==> flow/design.v <==
module count #(
	parameter [31:0] COUNT_WIDTH = 8
) (
	input wire clk_i,
	input wire rstn_i,
	input wire next_i,
	output wire [COUNT_WIDTH - 1:0] count_o
);
	reg [COUNT_WIDTH - 1:0] count_reg;
	reg next_i_dly;
	always @(posedge clk_i, negedge rstn_i) begin
		if (rstn_i == 1'b0) begin
			count_reg <= {(COUNT_WIDTH){1'b0}};
			next_i_dly <= 1'b0;
		end else begin
			next_i_dly <= next_i;
			if (next_i == 1'b1 && next_i_dly == 1'b0) begin
				count_reg <= count_reg + 1;
			end
		end
	end
	assign count_o = count_reg;
endmodule
module debounce #(
	parameter [31:0] DELAY = 500000
) (
	input wire clk_i,
	input wire rstn_i,
	input wire key_i,
	output wire debkey_o
);
	parameter [2:0] state1 = 0, state2 = 1, state3 = 2, state4 = 3, state5 = 4;
	reg [2:0] state; wire [2:0] nextstate;
	reg intclock;
	reg [23:0] clockdiv;
	always @(posedge clk_i, negedge rstn_i) begin
		if (rstn_i == 1'b0) begin
			state <= state1;
		end else begin
			case(state)
			state1 : begin
				if (intclock == 1'b0) begin
					if (key_i == 1'b1) begin
						state <= state2;
					end
				end
			end
			state2 : begin
				if (intclock == 1'b1) begin
					if (key_i == 1'b1) begin
						state <= state3;
					end
					else begin
						state <= state1;
					end
				end
			end
			state3 : begin
				if (intclock == 1'b0) begin
					if (key_i == 1'b0) begin
						state <= state4;
					end
				end
			end
			state4 : begin
				if (intclock == 1'b1) begin
					if (key_i == 1'b0) begin
						state <= state5;
					end
					else begin
						state <= state3;
					end
				end
			end
			state5 : begin
				state <= state1;
			end
			endcase
		end
	end
	always @(posedge clk_i, negedge rstn_i) begin
		if (rstn_i == 1'b0) begin
			clockdiv <= {24{1'b0}};
			intclock <= 1'b0;
		end else begin
			if (clockdiv <= DELAY) begin
				clockdiv <= clockdiv + 1;
			end
			else begin
				clockdiv <= {24{1'b0}};
				intclock <= ~intclock;
			end
		end
	end
	assign debkey_o = state == state3 ? 1'b1 : 1'b0;
endmodule
module top_counter #(
	parameter [31:0] COUNT_WIDTH = 8,
	parameter [31:0] DEB_DELAY = 1000000
) (
	input wire clk_i,
	input wire rst_i,
	input wire inkey_i,
	output wire [COUNT_WIDTH - 1:0] count_o
);
	wire rstn; wire debkey;
	wire [COUNT_WIDTH - 1:0] count;
	assign rstn = ~rst_i;
	assign count_o = count;
	debounce #(
		.DELAY(DEB_DELAY)
	) deb0 (
		.clk_i(clk_i),
		.rstn_i(rstn),
		.key_i(inkey_i),
		.debkey_o(debkey)
	);
	count #(
		.COUNT_WIDTH(COUNT_WIDTH)
	) cnt0 (
		.clk_i(clk_i),
		.rstn_i(rstn),
		.next_i(debkey),
		.count_o(count)
	);
endmodule
Step by step through the tools: top_counter:

Tool output for the design above, in the order of the flow.
Lines are those of the file above, counted from 1.
Cell names lack the library's common part.
The mark - stands for no value.

* top: top_counter
* clock: clk_i
* cell library: sky130hd
* library corner: tt_025C_1v80

Word-level counts:

Source: Yosys, flattened and elaborated, memories not mapped. Widths are those after wreduce. Registers that Yosys merges into a memory's read port (data or address) are not register bits. Print and check cells do not count. Equal cells are merged and count once.

* flip-flop bits (word level): 37
* input port bits: 3
* elaborated cells: 35

* add/sub/neg operators: 2
* bitwise logic cells: 2
* reductions and logical operators: 4
* $lt $le $gt $ge: 1
* equal/unequal tests: 10
* mux-type cells: 11

Operators with widths (count)
* 24-bit by 1-bit adder with 24-bit output (second input constant): 1
* 24-bit by 20-bit <= comparator with 1-bit output (second input constant): 1
* 24-bit 2-to-1 mux: 1
* 3-bit 2-to-1 mux: 7
* 3-bit parallel mux with 5-bit select: 1
* 2-bit != test (second input constant): 4
* 8-bit by 1-bit adder with 8-bit output (second input constant): 1
* 7-bit AND reduction: 1
* 3-bit by 2-bit equality test with 1-bit output (second input constant): 2
* 5-bit nonzero test: 1
* 2-bit by 1-bit != test with 1-bit output (second input constant): 2
* 3-bit by 1-bit equality test with 1-bit output (second input constant): 1
* 3-bit equality test (second input constant): 1
* 3-bit zero test: 1
* 1-bit NOT: 2
* 2-bit 2-to-1 mux: 1
* 1-bit logical AND: 1
* 1-bit 2-to-1 mux: 1

Logic depth:

Depth = most cells in a row (Yosys ltp): at word level without a register or memory, in the mapped netlist without a sequential cell, where the memories' decode and read muxes count.

* word-level depth: 3
* ABC_AREA: 0
* depth in mapped cells: 6
* gate-level depth less buffers: 5

Netlist:

Source: synth_stat.txt of the flow (Yosys; design flattened, memories mapped). It holds for the ABC_AREA given above (unset counts as 0); a run with the other value may have another netlist.
The area totals of this step are shown rounded.

Cell types (count)
* dfrtp_1: 38
* xnor2_1: 17
* a21oi_1: 17
* nand4_1: 10
* nand3_1: 9
* nor2_1: 11
* ha_1: 3
* inv_1: 10
* xor2_1: 4
* nor4_1: 5
* nand2_1: 8
* nor3_1: 6
* and4_1: 3
* dfstp_2: 1
* and3_1: 4
* a31o_2: 2
* a21o_1: 2
* a22oi_1: 2

Not listed: further types 21, cells in them 25.

* mapped flip-flops: 39
* cell area after synthesis: 1860 µm²
* sequential part of the area: 977 µm²
* buffer cells: 6
* cell count: 177

By module: a second synthesis without flattening, with its own total; a netlist apart from the flattened one above.

* cells (unflattened synthesis): 180
* area total of the unflattened synthesis: 1890 µm²

Each row is one instance without its submodules.

By module
* debounce #(DELAY=1000000): area 1500 µm², times used 1, sequential area 752 µm², cells 150
* count #(COUNT_WIDTH=8): area 389 µm², times used 1, sequential area 225 µm², cells 29
* top_counter: area 3.8 µm², times used 1, sequential area 0.0 µm², cells 1

Timing after synthesis:

Path of least setup slack by OpenSTA after synthesis, without wires, with an ideal clock, recovery checks aside; 20% of the period is set as input and as output delay. Where synthesis merged equal registers, the netlist keeps one of their names.

* path kind: register -> register
* start point: register deb0.clockdiv[12]
* end point: register deb0.clockdiv[19]
* path slack: 0.280 ns
* delay of the path: 1.619 ns
* required time: 1.774 ns
* launch time at the first pin: 0.000 ns
* stages: 6
* arrival time: 1.493 ns
* path buffers: 1
* clock period: 1.9 ns
* period reached after synthesis: 1.62 ns

"delay of the path" is the arrival time less input delay plus setup time.
"stages": output pins that drive a net of the path, with the launching flip-flop's if there is one; two outputs of one cell count as two.
"period reached after synthesis" = period - worst setup slack (recovery checks aside). The figure is calculated, with input and output delays left at 20% of the set period.
The rows between start and end are the longest chain of elaborated cells between them; the timing report does not say that the signal goes this way. Where chains are equally long, one stands for them.
Each line given opens the expression or statement behind the cell; cells for indexed reads and writes are added by Yosys, which also makes memories of some case tables.
A register here has more assigning lines than the two given.

* path through: dfrtp_1 nor4_1 o2111ai_1 nand3_1 buf_2 o2bb2a_1
* cells in the longest elaborated chain: 2
* elaborated cells on any way between the ends: 3
* source lines of those cells: 2
* those cells by class: add/sub (1); compare (1); mux (1)

RTL lines, path post-synthesis
* from (decl): RTL line 35 `reg [23:0] clockdiv;`
* from (assign): RTL line 83 `clockdiv <= {24{1'b0}};`
* from (assign): RTL line 87 `clockdiv <= clockdiv + 1;`
* 24-bit by 1-bit adder with 24-bit output: RTL line 87
* 24-bit 2-to-1 mux: RTL line 86 `if (clockdiv <= DELAY) begin`
* to (assign): RTL line 83
* to (assign): RTL line 87
* to (decl): RTL line 35

Path in the finished layout:

From the final timing report of entry A: the path of least setup slack in the routed layout; clock arrival at registers is part of the times.

* path kind: register -> register
* start point: register deb0.clockdiv[10]
* end point: register deb0.clockdiv[18]
* arrival time: 1.92 ns
* required time: 1.94 ns
* clock period: 1.66 ns
* path slack: 0.02 ns
* launch time at the first pin: 0.34 ns
* stages: 8
* path buffers: 3

The rows between start and end are the longest chain of elaborated cells between them; the timing report does not say that the signal goes this way. Where chains are equally long, one stands for them.
A register here has more assigning lines than the two given.

* path through: dfrtp_1 buf_4 nand4_2 buf_4 nor4_2 buf_4 nand4_1 a22oi_2
* cells in the longest elaborated chain: 2
* elaborated cells on any way between the ends: 3
* source lines of those cells: 2
* those cells by class: add/sub (1); compare (1); mux (1)

RTL lines, path after layout
* from (decl): RTL line 35 `reg [23:0] clockdiv;`
* from (assign): RTL line 83 `clockdiv <= {24{1'b0}};`
* from (assign): RTL line 87 `clockdiv <= clockdiv + 1;`
* 24-bit by 1-bit adder with 24-bit output: RTL line 87
* 24-bit 2-to-1 mux: RTL line 86 `if (clockdiv <= DELAY) begin`
* to (assign): RTL line 83
* to (assign): RTL line 87
* to (decl): RTL line 35

# Flow runs of top_counter

Measured results for top_counter: 2 stored runs of the Yosys and OpenROAD flow on sky130hd. The settings differ; the order carries no meaning. The constraints put input and output delay at 20% of the set period each and load the outputs with 0.01 pF.
"period achieved": clock period set for the run, less the worst setup slack. It is reckoned from that one timing run; input and output delays stay at 20% of the period that was set.
"time on the worst setup path" = time allowed to the worst setup path (clock period - input delay - output delay, where it has them) - its slack; a late launch clock adds to it, a late capture clock takes from it.
By "total power after layout" is meant OpenSTA's value without simulated activity: inputs other than the clock are taken to toggle once in ten clock periods, and the tool carries that through the logic.
Values from the reports are rounded here.

### Entry A

==> flow/run.sh <==
#!/bin/bash
# the make line also repeats the synthesis and layout settings of config.mk as NAME=value (left out here)
make -C /OpenROAD-flow-scripts/flow DESIGN_CONFIG=/design/flow/config.mk WORK_HOME=/design/flow/orfs CLKGATE_MAP_FILE= finish
==> flow/config.mk <==
export PLATFORM = sky130hd
export DESIGN_NAME = top_counter
export DESIGN_NICKNAME = top_counter
export VERILOG_FILES = /design/flow/design.v
export SDC_FILE = /design/flow/constraint.sdc
export NUM_CORES = 4
export LEC_CHECK = 0
export CAP_MARGIN = 20
export CORE_MARGIN = 2
export CORE_UTILIZATION = 58
export SLEW_MARGIN = 20
==> flow/constraint.sdc <==
create_clock -name core_clock -period 1.66 [get_ports {clk_i}]
set_input_delay 0.3320 -clock core_clock [delete_from_list [all_inputs] [get_ports {clk_i}]]
set_output_delay 0.3320 -clock core_clock [all_outputs]
set_load 0.01 [all_outputs]

Results of entry A:
- Standard-cell area after layout: 2530 µm²
- Period achieved: 1.643 ns
- Total power after layout: 1.67 mW
- Die footprint: 3670 µm²
- Setup slack of the worst path: 0.017 ns
- Time on the worst setup path: 1.64 ns
- Worst setup path kind: register -> register
- Area of the synthesized netlist: 1860 µm²
- Post-layout utilization: 82.8 %
- Final setup TNS: 0.000 ns

### Entry B

==> flow/run.sh <==
#!/bin/bash
# the make line also repeats the synthesis and layout settings of config.mk as NAME=value (left out here)
make -C /OpenROAD-flow-scripts/flow DESIGN_CONFIG=/design/flow/config.mk WORK_HOME=/design/flow/orfs CLKGATE_MAP_FILE= finish
==> flow/config.mk <==
export PLATFORM = sky130hd
export DESIGN_NAME = top_counter
export DESIGN_NICKNAME = top_counter
export VERILOG_FILES = /design/flow/design.v
export SDC_FILE = /design/flow/constraint.sdc
export NUM_CORES = 4
export LEC_CHECK = 0
export CAP_MARGIN = 20
export CELL_PAD_IN_SITES_GLOBAL_PLACEMENT = 2
export CORE_ASPECT_RATIO = 0.97
export CORE_MARGIN = 2
export CORE_UTILIZATION = 58
export CTS_CLUSTER_DIAMETER = 290
export CTS_CLUSTER_SIZE = 20
export MAX_ROUTING_LAYER = met5
export MIN_ROUTING_LAYER = met2
export PLACE_DENSITY = 0.77
export SETUP_SLACK_MARGIN = 0.12
export SLEW_MARGIN = 20
==> flow/constraint.sdc <==
create_clock -name core_clock -period 1.04 [get_ports {clk_i}]
set_input_delay 0.2080 -clock core_clock [delete_from_list [all_inputs] [get_ports {clk_i}]]
set_output_delay 0.2080 -clock core_clock [all_outputs]
set_load 0.01 [all_outputs]

Outcome of entry B: incomplete, placement halted on GPL-0301
