==> flow/design.v <==
module spi_master_slave#(
	parameter [7:0] BYTE_SIZE = 8
) (
	input wire clk_i,
	input wire rst_i,
	input wire [BYTE_SIZE - 1:0] data_i,	 
	output wire [BYTE_SIZE - 1:0] data_o,	 
	output reg data_valid_o,		 
	input wire wren_i,			 
	input wire [8:0] clk_div_i,		 
	input wire spi_ssn_i,			 
	input wire spi_clk_i,			 
	output reg spi_clk_o,			 
	output reg spi_do_o,			 
	input wire spi_di_i			 
);
	parameter [2:0] idle = 0, data1 = 1, clock1 = 2, data2 = 3, clock2 = 4, sdata1 = 5, sdata2 = 6, done = 7;
	reg [2:0] state;
	reg [BYTE_SIZE - 1:0] data_reg;
	reg [8:0] clk_cnt;
	reg [8:0] counter;
	wire fsm_trigger;
	always @(posedge clk_i, posedge rst_i) begin
		if (rst_i == 1'b1) begin
			clk_cnt <= {9{1'b0}};
		end else begin
			if ((clk_cnt < clk_div_i)) begin
				clk_cnt <= clk_cnt + 1;
			end
			else begin
				clk_cnt <= {9{1'b0}};
			end
		end
	end
	assign fsm_trigger = clk_cnt == 9'b000000000 || spi_ssn_i == 1'b0 ? 1'b1 : 1'b0;
	always @(posedge clk_i, posedge rst_i) begin
		if (rst_i == 1'b1) begin
			data_reg <= {((BYTE_SIZE - 1)-(0)+1){1'b0}};
			counter <= {9{1'b0}};
			data_valid_o <= 1'b0;
			spi_clk_o <= 1'b0;
			spi_do_o <= 1'b0;
		end else begin
			if ((fsm_trigger == 1'b1)) begin
				case(state)
				idle : begin
					counter <= {9{1'b0}};
					spi_clk_o <= 1'b0;
					spi_do_o <= 1'b0;
					data_valid_o <= 1'b0;
					data_reg <= data_i;
				end
				data1 : begin
					data_valid_o <= 1'b0;
					spi_do_o <= data_reg[BYTE_SIZE - 1];
				end
				clock1 : begin
					spi_clk_o <= 1'b1;
				end
				data2 : begin
					data_reg <= {data_reg[BYTE_SIZE - 2:0],spi_di_i};
				end
				clock2 : begin
					spi_clk_o <= 1'b0;
					counter <= counter + 1;
				end
				sdata1 : begin
					data_valid_o <= 1'b0;
					spi_do_o <= data_reg[BYTE_SIZE - 1];
				end
				sdata2 : begin
					if ((spi_clk_i == 1'b0)) begin
						data_reg <= {data_reg[BYTE_SIZE - 2:0],spi_di_i};
						spi_do_o <= data_reg[BYTE_SIZE - 1];
						counter <= counter + 1;
					end
				end
				done : begin
					counter <= {9{1'b0}};
					data_valid_o <= 1'b1;
					spi_do_o <= 1'b0;
				end
				default : begin
				end
				endcase
			end
		end
	end
	assign data_o = data_reg;
	always @(posedge clk_i, posedge rst_i) begin
		if (rst_i == 1'b1) begin
			state <= idle;
		end else begin
			if ((fsm_trigger == 1'b1)) begin
				case(state)
				idle : begin
					if ((spi_ssn_i == 1'b1)) begin
						if ((wren_i == 1'b1)) begin
							state <= data1;
						end
					end
					else begin
						state <= sdata1;
					end
				end
				data1 : begin
					state <= clock1;
				end
				clock1 : begin
					state <= data2;
				end
				data2 : begin
					state <= clock2;
				end
				clock2 : begin
					if ((counter < (BYTE_SIZE - 1))) begin
						state <= data1;
					end
					else begin
						state <= done;
					end
				end
				sdata1 : begin
					if ((spi_clk_i == 1'b1)) begin
						state <= sdata2;
					end
				end
				sdata2 : begin
					if ((spi_clk_i == 1'b0)) begin
						if ((counter < (BYTE_SIZE - 1))) begin
							state <= sdata1;
						end
						else begin
							state <= done;
						end
					end
				end
				done : begin
					if ((spi_ssn_i == 1'b1)) begin
						if ((wren_i == 1'b0)) begin
							state <= idle;
						end
					end
					else begin
						if ((spi_clk_i == 1'b1)) begin
							state <= sdata1;
						end
					end
				end
				default : begin
				end
				endcase
			end
		end
	end
endmodule
-- Reports on spi_master_slave
The steps from the RTL of spi_master_slave to its reports follow in flow order.
Line numbers count from 1 in the design file above.
Cell names lack the library's common part.
The mark n/a stands for no value.
- design top: spi_master_slave
- clock input: clk_i
- cell library: sky130hd
- corner: tt_025C_1v80

-- After elaboration
Counts by Yosys on the flattened word-level netlist (proc, flatten, opt, wreduce; memories kept). Register bits leave out memories and registers merged into their read ports (data or address). Print and check cells are left out. Cells with the same type and inputs are merged into one.
- bits in registers at 32
- noted latch bits: 0
- noted RAM bits: 0
- bits in read-only memories: 0
- word width x clocked read ports at 0
- memories at 0
- noted output and inout bits: 11
- noted cells after elaboration: 63
- add/sub/neg operators at 2
- noted multiply operators: 0
- div/mod/pow operators at 0
- $lt $le $gt $ge at 2
- equal/unequal tests: 12
- shift operators: 0
- muxes and demuxes: 20
- noted bitwise logic cells: 1
- noted reduce/logical cells: 19
- operators with widths (cell ; number):
    parallel mux 9 bit (select 3 bit) ; 1
    parallel mux 8 bit (select 3 bit) ; 1
    parallel mux 3 bit (select 8 bit) ; 1
    two-way mux 3 bit ; 8
    adder 9 x 1 -> 9 bit (second input constant) ; 2
    two-way mux 9 bit ; 2
    == test 3 bit (second input constant) ; 4
    != test 3 bit (second input constant) ; 3
    AND reduction 3 bit ; 3
    nonzero test 3 bit ; 3
    less-than comparator 9 x 3 -> 1 bit (second input constant) ; 1
    less-than comparator 9 bit ; 1
    logical NOT 9 bit ; 1
    nonzero test 8 bit ; 1
    two-way mux 8 bit ; 1
    AND reduction 7 bit ; 1
    OR reduction 2 bit ; 3
    == test 3 x 2 -> 1 bit (second input constant) ; 2
    != test 2 bit (second input constant) ; 2
    AND reduction 2 bit ; 2
    nonzero test 2 bit ; 2
    parallel mux 1 bit (select 2 bit) ; 2
    == test 3 x 1 -> 1 bit (second input constant) ; 1
    logical NOT 3 bit ; 1
    OR reduction 3 bit ; 1
    parallel mux 1 bit (select 3 bit) ; 1
    two-way mux 2 bit ; 1
    two-way mux 1 bit ; 2
Other operator kinds: 2; their cells: 2.

-- Logic depth
Yosys ltp: most cells in a row. Word level: on the elaborated netlist, between registers, memories and ports. Mapped: between sequential cells and ports; inverters and the memories' decode and read muxes count.
- depth in word-level cells: 4
- ABC_AREA: 1
- mapped depth at 10
- mapped depth without buffers: 10

-- Mapped cells and area
The flow's flattened synthesis, as Yosys stat reports it; memories are mapped. The netlist is that of the ABC_AREA named above (0 if unset); the other value can give another one.
- cell types (cell type ; number):
    dfrtp_1 ; 36
    nand2_1 ; 54
    ha_1 ; 11
    inv_1 ; 30
    nor2_1 ; 27
    xor2_1 ; 11
    mux2i_1 ; 8
    nand3_1 ; 16
    nand2_2 ; 11
    o21ai_2 ; 6
    a21oi_1 ; 10
    buf_6 ; 3
    nand2_4 ; 3
    inv_2 ; 8
    o21ai_0 ; 6
    o21ai_1 ; 6
    dfstp_2 ; 1
    nand4_1 ; 4
Other cell types: 12; their cells: 16.
- noted cell count: 267
- chip area (Yosys): 2252.2 um^2
- sequential part of the area at 927.1 um^2
- flip-flops: 37
- buffer cells at 5

-- Timing after synthesis
Source: OpenSTA report_checks on the synthesized netlist (no wires, ideal clock, input and output delay 20% of the period each), path of least setup slack; recovery checks are left aside. Register names are those of the netlist, which keeps one name where synthesis merged equal registers.
- path kind: input port to flip-flop
- start point: input port clk_div_i[8]
- end point: register clk_cnt[7]
- clock period at 2490 ps
- external input delay: 498 ps
- setup time: 75 ps
- launch time at the first pin at 498 ps
- data arrival time at 1388 ps
- noted required time: 2415 ps
- setup slack: 1027 ps
- noted delay of the path: 965 ps
- stages at 6
- noted buffers on the path: 0
- synthesis period reached: 1463 ps
"delay of the path" is the arrival time less input delay plus setup time.
"stages": output pins that drive a net of the path, with the launching flip-flop's if there is one; two outputs of one cell count as two.
"synthesis period reached" = period - worst setup slack (recovery checks aside). The figure is calculated, with input and output delays left at 20% of the set period.
The rows between start and end are the longest chain of elaborated cells between them; the timing report does not say that the signal goes this way. Where chains are equally long, one stands for them.
Each line given opens the expression or statement behind the cell; cells for indexed reads and writes are added by Yosys, which also makes memories of some case tables.
A register here has more assigning lines than the two given.
- path through: inv_1 > ha_1 > a21oi_1 > o21a_1 > nand3_1 > nor2_1
- noted cells in the longest elaborated chain: 2
- noted elaborated cells on any way between the ends: 2
- source lines of those cells: 1
- RTL lines, path after synthesis (item ; RTL line ; RTL):
    from (decl) ; 10 ; input wire [8:0] clk_div_i,
    less-than comparator 9 bit ; 27 ; if ((clk_cnt < clk_div_i)) begin
    two-way mux 9 bit ; 27 ;
    to (assign) ; 25 ; clk_cnt <= {9{1'b0}};
    to (assign) ; 28 ; clk_cnt <= clk_cnt + 1;
    to (decl) ; 20 ; reg [8:0] clk_cnt;

Ticket comment

Design spi_master_slave on sky130hd. What follows are 2 stored runs of the flow, each under its own settings; their order means nothing. The constraints put input and output delay at 20% of the set period each and load the outputs with 0.01 pF.

Record 1

==> flow/run.sh <==
#!/bin/bash
# the make line also repeats the synthesis and layout settings of config.mk as NAME=value (left out here)
make -C /OpenROAD-flow-scripts/flow DESIGN_CONFIG=/design/flow/config.mk WORK_HOME=/design/flow/orfs CLKGATE_MAP_FILE= finish
==> flow/config.mk <==
export PLATFORM = sky130hd
export DESIGN_NAME = spi_master_slave
export DESIGN_NICKNAME = spi_master_slave
export VERILOG_FILES = /design/flow/design.v
export SDC_FILE = /design/flow/constraint.sdc
export NUM_CORES = 4
export LEC_CHECK = 0
export ABC_AREA = 1
export CAP_MARGIN = 35
export CORE_MARGIN = 2
export CORE_UTILIZATION = 70
export GPL_ROUTABILITY_DRIVEN = 0
export MAX_ROUTING_LAYER = met4
export SETUP_SLACK_MARGIN = 0.05
export SLEW_MARGIN = 20
==> flow/constraint.sdc <==
create_clock -name core_clock -period 1.03 [get_ports {clk_i}]
set_input_delay 0.2060 -clock core_clock [delete_from_list [all_inputs] [get_ports {clk_i}]]
set_output_delay 0.2060 -clock core_clock [all_outputs]
set_load 0.01 [all_outputs]

Record 1: unfinished; error DPL-0038 in clock tree synthesis.

Record 2

==> flow/run.sh <==
#!/bin/bash
# the make line also repeats the synthesis and layout settings of config.mk as NAME=value (left out here)
make -C /OpenROAD-flow-scripts/flow DESIGN_CONFIG=/design/flow/config.mk WORK_HOME=/design/flow/orfs CLKGATE_MAP_FILE= finish
==> flow/config.mk <==
export PLATFORM = sky130hd
export DESIGN_NAME = spi_master_slave
export DESIGN_NICKNAME = spi_master_slave
export VERILOG_FILES = /design/flow/design.v
export SDC_FILE = /design/flow/constraint.sdc
export NUM_CORES = 4
export LEC_CHECK = 0
export ABC_AREA = 0
export CAP_MARGIN = 30
export CORE_MARGIN = 4
export CORE_UTILIZATION = 60
export GPL_TIMING_DRIVEN = 1
export MIN_ROUTING_LAYER = met2
export SETUP_SLACK_MARGIN = 0.09
export SLEW_MARGIN = 20
==> flow/constraint.sdc <==
create_clock -name core_clock -period 1.42 [get_ports {clk_i}]
set_input_delay 0.2840 -clock core_clock [delete_from_list [all_inputs] [get_ports {clk_i}]]
set_output_delay 0.2840 -clock core_clock [all_outputs]
set_load 0.01 [all_outputs]

Record 2: unfinished; error DPL-0038 in routing.
